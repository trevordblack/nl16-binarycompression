==> flow/design.v <==
module buffer (
	input wire [3:0] buff_in,
	input wire       buff_in_valid,
	output reg buff_out,
	output reg buff_out_valid,
	output wire buffer_full,
	input wire CLK,
	input wire Reset
);
	reg [31:0] buffer_array;  
	reg [31:0] sp;            
	assign buffer_full = sp[29];  
	always @ (posedge CLK or negedge Reset) begin
		if(~Reset) begin
			buffer_array <= 32'b0;
		end
		else begin
			if (buff_in_valid) begin
				buffer_array <= (sp[28]) ? ({buff_in[3:0], buffer_array[28:1]}) : (
					(sp[27]) ? ({01'b0, buff_in[3:0], buffer_array[27:1]}) :
					(sp[26]) ? ({02'b0, buff_in[3:0], buffer_array[26:1]}) :
					(sp[25]) ? ({03'b0, buff_in[3:0], buffer_array[25:1]}) :
					(sp[24]) ? ({04'b0, buff_in[3:0], buffer_array[24:1]}) :
					(sp[23]) ? ({05'b0, buff_in[3:0], buffer_array[23:1]}) :
					(sp[22]) ? ({06'b0, buff_in[3:0], buffer_array[22:1]}) :
					(sp[21]) ? ({07'b0, buff_in[3:0], buffer_array[21:1]}) :
					(sp[20]) ? ({08'b0, buff_in[3:0], buffer_array[20:1]}) :
					(sp[19]) ? ({09'b0, buff_in[3:0], buffer_array[19:1]}) :
					(sp[18]) ? ({10'b0, buff_in[3:0], buffer_array[18:1]}) :
					(sp[17]) ? ({11'b0, buff_in[3:0], buffer_array[17:1]}) :
					(sp[16]) ? ({12'b0, buff_in[3:0], buffer_array[16:1]}) :
					(sp[15]) ? ({13'b0, buff_in[3:0], buffer_array[15:1]}) :
					(sp[14]) ? ({14'b0, buff_in[3:0], buffer_array[14:1]}) :
					(sp[13]) ? ({15'b0, buff_in[3:0], buffer_array[13:1]}) :
					(sp[12]) ? ({16'b0, buff_in[3:0], buffer_array[12:1]}) :
					(sp[11]) ? ({17'b0, buff_in[3:0], buffer_array[11:1]}) :
					(sp[10]) ? ({18'b0, buff_in[3:0], buffer_array[10:1]}) :
					(sp[09]) ? ({19'b0, buff_in[3:0], buffer_array[09:1]}) :
					(sp[08]) ? ({20'b0, buff_in[3:0], buffer_array[08:1]}) :
					(sp[07]) ? ({21'b0, buff_in[3:0], buffer_array[07:1]}) :
					(sp[06]) ? ({22'b0, buff_in[3:0], buffer_array[06:1]}) :
					(sp[05]) ? ({23'b0, buff_in[3:0], buffer_array[05:1]}) :
					(sp[04]) ? ({24'b0, buff_in[3:0], buffer_array[04:1]}) :
					(sp[03]) ? ({25'b0, buff_in[3:0], buffer_array[03:1]}) :
					(sp[02]) ? ({26'b0, buff_in[3:0], buffer_array[02:1]}) :
					(sp[01]) ? ({27'b0, buff_in[3:0], buffer_array[01:1]}) :
					(sp[00]) ? ({28'b0, buff_in[3:0]}) : {29'b0, buff_in[3:1]} );
			end
			else begin
				buffer_array <= {1'b0, buffer_array[31:1]};
			end
		end
	end
	always @ (posedge CLK or negedge Reset) begin
		if(~Reset) begin
			buff_out <= 0;
			buff_out_valid <= 0;
		end
		else begin
			if(buff_in_valid) begin
				buff_out_valid <= 1'b1;
				buff_out <= (sp[0]) ? (buffer_array[0]) : (buff_in);
			end else begin
				buff_out_valid <= sp[0];
				buff_out <= buffer_array[0];
			end
		end
	end	
	always @ (posedge CLK or negedge Reset) begin
		if(~Reset) begin
			sp <= 32'b0;
		end
		else begin
			if(buff_in_valid) begin
				sp <= {sp[28:0] ,3'b0};
			end
			else begin
				sp <= {1'b0, sp[31:1]};
			end
		end
	end	
endmodule
== Reports on buffer ==
What the tools print for buffer, step after step.
Line numbers count from 1 in the design file above.
Cell names lack the library's common part.
The mark - stands for no value.
Design
  top: buffer
  clock port: CLK
  library: sky130hd
  library corner: tt_025C_1v80

== Word-level counts ==
Yosys after proc, flatten, opt, wreduce and memory -nomap, before mapping. Enables and synchronous resets that opt folds into registers are not counted as muxes. Memory bits, and registers merged into a memory's read port (data or address), are not among the register bits. Print and check cells are not counted. Equal cells are merged and count once.
Operators by class
  multiplexer cells: 34
Operators by type and width (number)
  2-to-1 mux 32 bit: 3
  2-to-1 mux 31 bit: 1
  2-to-1 mux 30 bit: 1
  2-to-1 mux 29 bit: 1
  2-to-1 mux 28 bit: 1
  2-to-1 mux 27 bit: 1
  2-to-1 mux 26 bit: 1
  2-to-1 mux 25 bit: 1
  2-to-1 mux 24 bit: 1
  2-to-1 mux 23 bit: 1
  2-to-1 mux 22 bit: 1
  2-to-1 mux 21 bit: 1
  2-to-1 mux 20 bit: 1
  2-to-1 mux 19 bit: 1
  2-to-1 mux 18 bit: 1
  2-to-1 mux 17 bit: 1
  2-to-1 mux 16 bit: 1
  2-to-1 mux 15 bit: 1
  2-to-1 mux 14 bit: 1
  2-to-1 mux 13 bit: 1
  2-to-1 mux 12 bit: 1
  2-to-1 mux 11 bit: 1
  2-to-1 mux 10 bit: 1
  2-to-1 mux 9 bit: 1
  2-to-1 mux 8 bit: 1
  2-to-1 mux 7 bit: 1
  2-to-1 mux 6 bit: 1
  2-to-1 mux 5 bit: 1
Not listed: further kinds 2, cells in them 4.
Storage and ports
  register bits after elaboration: 66
  input bits: 7
  output and inout bits: 3
  word-level cells: 38

== Logic depth ==
Yosys ltp: most cells in a row. Word level: on the elaborated netlist, between registers, memories and ports. Mapped: between sequential cells and ports; inverters and the memories' decode and read muxes count.
Logic depth
  depth in word-level cells: 30
  ABC_AREA: 0
  mapped depth: 6
  gate-level depth less buffers: 4

== Synthesis result ==
Source: synth_stat.txt of the flow (Yosys; design flattened, memories mapped). It holds for the ABC_AREA given above (unset counts as 0); a run with the other value may have another netlist.
Cell types
  dfrtp_1: number 66, area in all 1.65E+03 um^2
  mux2_2: number 42, area in all 472.954 um^2
  a21oi_1: number 62, area in all 310.298 um^2
  o21ai_0: number 33, area in all 165.158 um^2
  clkbuf_1: number 42, area in all 157.651 um^2
  nand2_1: number 41, area in all 153.898 um^2
  a22o_1: number 13, area in all 113.859 um^2
  a31oi_1: number 12, area in all 75.072 um^2
  nor2_1: number 15, area in all 56.304 um^2
  nor4_1: number 9, area in all 56.304 um^2
  a22oi_1: number 7, area in all 52.55 um^2
  mux2_1: number 3, area in all 33.782 um^2
  nor2b_1: number 5, area in all 31.28 um^2
  nor3_1: number 6, area in all 30.029 um^2
  nor3_2: number 3, area in all 30.029 um^2
  nand4b_4: number 1, area in all 23.773 um^2
  nor3b_4: number 1, area in all 18.768 um^2
  or3_1: number 3, area in all 18.768 um^2
Other cell types: 21; their cells: 29.
Mapped netlist
  mapped cells: 393
  cell area after synthesis: 3658.5 um^2
  area of sequential cells: 1651.6 um^2
  flip-flop cells: 66

== Timing after synthesis ==
Path of least setup slack by OpenSTA after synthesis, without wires, with an ideal clock, recovery checks aside; 20% of the period is set as input and as output delay. Where synthesis merged equal registers, the netlist keeps one of their names.
Timing after synthesis
  path type: register -> register
  start: register sp[10]
  end: register buffer_array[1]
  period: 1.87 ns
  setup time: 0.128 ns
  launch time at the first pin: 0.000 ns
  arrival: 1.775 ns
  data required time: 1.742 ns
  path slack: -0.032 ns
  path delay: 1.903 ns
  stages: 7
  period reached after synthesis: 1.902 ns
"path delay" = arrival - input delay + setup time.
"stages" counts driving pins, that of a launching flip-flop among them; a cell with two outputs on the path counts twice.
"period reached after synthesis" = period - worst setup slack (recovery checks aside). The figure is calculated, with input and output delays left at 20% of the set period.
The rows between start and end are the longest chain of elaborated cells between them; the timing report does not say that the signal goes this way. Where chains are equally long, one stands for them.
A line is the first line of the expression or statement that the cell stems from. Yosys adds cells for indexed reads and writes and turns some case tables into memories.
At most two assigning lines are given for a register; there are more.
Between the ends, after synthesis
  path through: dfrtp_1 > buf_6 > or3_1 > buf_2 > or4_1 > nor3_2 > mux2_1
  length of the longest elaborated chain: 20
  elaborated cells between the ends (all ways): 20
  source lines of those cells: 20
Ends and longest elaborated chain, after synthesis
  start, declared: line 11  | reg [31:0] sp;
  start, assigned: line 75  | sp <= {sp[28:0] ,3'b0};
  start, assigned: line 78  | sp <= {1'b0, sp[31:1]};
  2-to-1 mux 14 bit: line 37  | (sp[10]) ? ({18'b0, buff_in[3:0], buffer_array[10:1]}) :
  2-to-1 mux 15 bit: line 36  | (sp[11]) ? ({17'b0, buff_in[3:0], buffer_array[11:1]}) :
  2-to-1 mux 16 bit: line 35  | (sp[12]) ? ({16'b0, buff_in[3:0], buffer_array[12:1]}) :
  2-to-1 mux 17 bit: line 34  | (sp[13]) ? ({15'b0, buff_in[3:0], buffer_array[13:1]}) :
  2-to-1 mux 18 bit: line 33  | (sp[14]) ? ({14'b0, buff_in[3:0], buffer_array[14:1]}) :
  2-to-1 mux 19 bit: line 32  | (sp[15]) ? ({13'b0, buff_in[3:0], buffer_array[15:1]}) :
  2-to-1 mux 20 bit: line 31  | (sp[16]) ? ({12'b0, buff_in[3:0], buffer_array[16:1]}) :
  [6 not listed]
  2-to-1 mux 27 bit: line 24  | (sp[23]) ? ({05'b0, buff_in[3:0], buffer_array[23:1]}) :
  2-to-1 mux 28 bit: line 23  | (sp[24]) ? ({04'b0, buff_in[3:0], buffer_array[24:1]}) :
  2-to-1 mux 29 bit: line 22  | (sp[25]) ? ({03'b0, buff_in[3:0], buffer_array[25:1]}) :
  2-to-1 mux 30 bit: line 21  | (sp[26]) ? ({02'b0, buff_in[3:0], buffer_array[26:1]}) :
  2-to-1 mux 31 bit: line 20  | (sp[27]) ? ({01'b0, buff_in[3:0], buffer_array[27:1]}) :
  2-to-1 mux 32 bit: line 19  | buffer_array <= (sp[28]) ? ({buff_in[3:0], buffer_array[28:1]}) : (
  2-to-1 mux 32 bit: line 18  | if (buff_in_valid) begin
  end, assigned: line 19
  end, assigned: line 50  | buffer_array <= {1'b0, buffer_array[31:1]};
  end, declared: line 10  | reg [31:0] buffer_array;

== Timing after layout ==
From the final timing report of job 1: the path of least setup slack in the routed layout; clock arrival at registers is part of the times.
Timing after layout
  path type: register -> register
  start: register sp[12]
  end: register buffer_array[1]
  period: 1.25 ns
  setup time: 0.11 ns
  launch time at the first pin: 0.34 ns
  arrival: 2.14 ns
  data required time: 1.47 ns
  path slack: -0.67 ns
  stages: 6
The rows between start and end are the longest chain of elaborated cells between them; the timing report does not say that the signal goes this way. Where chains are equally long, one stands for them.
At most two assigning lines are given for a register; there are more.
Between the ends, after layout
  path through: dfrtp_1 > or3_1 > buf_6 > or4_4 > nor3_4 > mux2_4
  length of the longest elaborated chain: 18
  elaborated cells between the ends (all ways): 18
  source lines of those cells: 18
Ends and longest elaborated chain, after layout
  start, declared: line 11  | reg [31:0] sp;
  start, assigned: line 75  | sp <= {sp[28:0] ,3'b0};
  start, assigned: line 78  | sp <= {1'b0, sp[31:1]};
  2-to-1 mux 16 bit: line 35  | (sp[12]) ? ({16'b0, buff_in[3:0], buffer_array[12:1]}) :
  2-to-1 mux 17 bit: line 34  | (sp[13]) ? ({15'b0, buff_in[3:0], buffer_array[13:1]}) :
  2-to-1 mux 18 bit: line 33  | (sp[14]) ? ({14'b0, buff_in[3:0], buffer_array[14:1]}) :
  2-to-1 mux 19 bit: line 32  | (sp[15]) ? ({13'b0, buff_in[3:0], buffer_array[15:1]}) :
  2-to-1 mux 20 bit: line 31  | (sp[16]) ? ({12'b0, buff_in[3:0], buffer_array[16:1]}) :
  2-to-1 mux 21 bit: line 30  | (sp[17]) ? ({11'b0, buff_in[3:0], buffer_array[17:1]}) :
  2-to-1 mux 22 bit: line 29  | (sp[18]) ? ({10'b0, buff_in[3:0], buffer_array[18:1]}) :
  [4 not listed]
  2-to-1 mux 27 bit: line 24  | (sp[23]) ? ({05'b0, buff_in[3:0], buffer_array[23:1]}) :
  2-to-1 mux 28 bit: line 23  | (sp[24]) ? ({04'b0, buff_in[3:0], buffer_array[24:1]}) :
  2-to-1 mux 29 bit: line 22  | (sp[25]) ? ({03'b0, buff_in[3:0], buffer_array[25:1]}) :
  2-to-1 mux 30 bit: line 21  | (sp[26]) ? ({02'b0, buff_in[3:0], buffer_array[26:1]}) :
  2-to-1 mux 31 bit: line 20  | (sp[27]) ? ({01'b0, buff_in[3:0], buffer_array[27:1]}) :
  2-to-1 mux 32 bit: line 19  | buffer_array <= (sp[28]) ? ({buff_in[3:0], buffer_array[28:1]}) : (
  2-to-1 mux 32 bit: line 18  | if (buff_in_valid) begin
  end, assigned: line 19
  end, assigned: line 50  | buffer_array <= {1'b0, buffer_array[31:1]};
  end, declared: line 10  | reg [31:0] buffer_array;

Data sheet: physical implementation of buffer

Design buffer on sky130hd. What follows are 2 stored runs of the flow, each under its own settings; their order means nothing. The constraints put input and output delay at 20% of the set period each and load the outputs with 0.01 pF.
"reached clock period" is the run's clock period less its worst setup slack. It is reckoned from that one timing run; input and output delays stay at 20% of the period that was set.
"allowed time less slack (worst setup path)" means the part of the period allowed to the worst setup path (the constraints hold back 20% at inputs and 20% at outputs) less its slack; where the path has registers, the arrival times of their clocks count too.
By "total design power" is meant OpenSTA's value without simulated activity: inputs other than the clock are taken to toggle once in ten clock periods, and the tool carries that through the logic.

==> job 1: settings <==
{ "period_ns": 1.25, "CORE_UTILIZATION": 53, "CORE_ASPECT_RATIO": 1.72, "CELL_PAD_IN_SITES_GLOBAL_PLACEMENT": 0, "ABC_AREA": 0, "GPL_TIMING_DRIVEN": 0, "CTS_CLUSTER_SIZE": 21, "SLEW_MARGIN": 15, "MIN_ROUTING_LAYER": "met1", "CAP_MARGIN": 20, "CORE_MARGIN": 2 }
==> job 1: results <==
die footprint: 7607.9 um^2
total design power: 0.005065 W
reached clock period: 1.919 ns
allowed time less slack (worst setup path): 1.92 ns
kind of the worst setup path: register -> register
std-cell area (final layout): 4989.8 um^2
utilization after layout: 74.6 %
mapped cell area after synthesis: 3658.5 um^2
summed negative setup slack: -11.284 ns
worst setup slack after layout: -0.669 ns

==> job 2: settings <==
{ "period_ns": 2.31, "CAP_MARGIN": 20, "CORE_MARGIN": 2, "CORE_UTILIZATION": 40, "SLEW_MARGIN": 20 }
==> job 2: results <==
die footprint: 9927.1 um^2
total design power: 0.002336 W
reached clock period: 2.024 ns
allowed time less slack (worst setup path): 2.02 ns
kind of the worst setup path: register -> register
std-cell area (final layout): 4120.2 um^2
utilization after layout: 46.8 %
mapped cell area after synthesis: 3658.5 um^2
summed negative setup slack: 0.000 ns
worst setup slack after layout: 0.286 ns
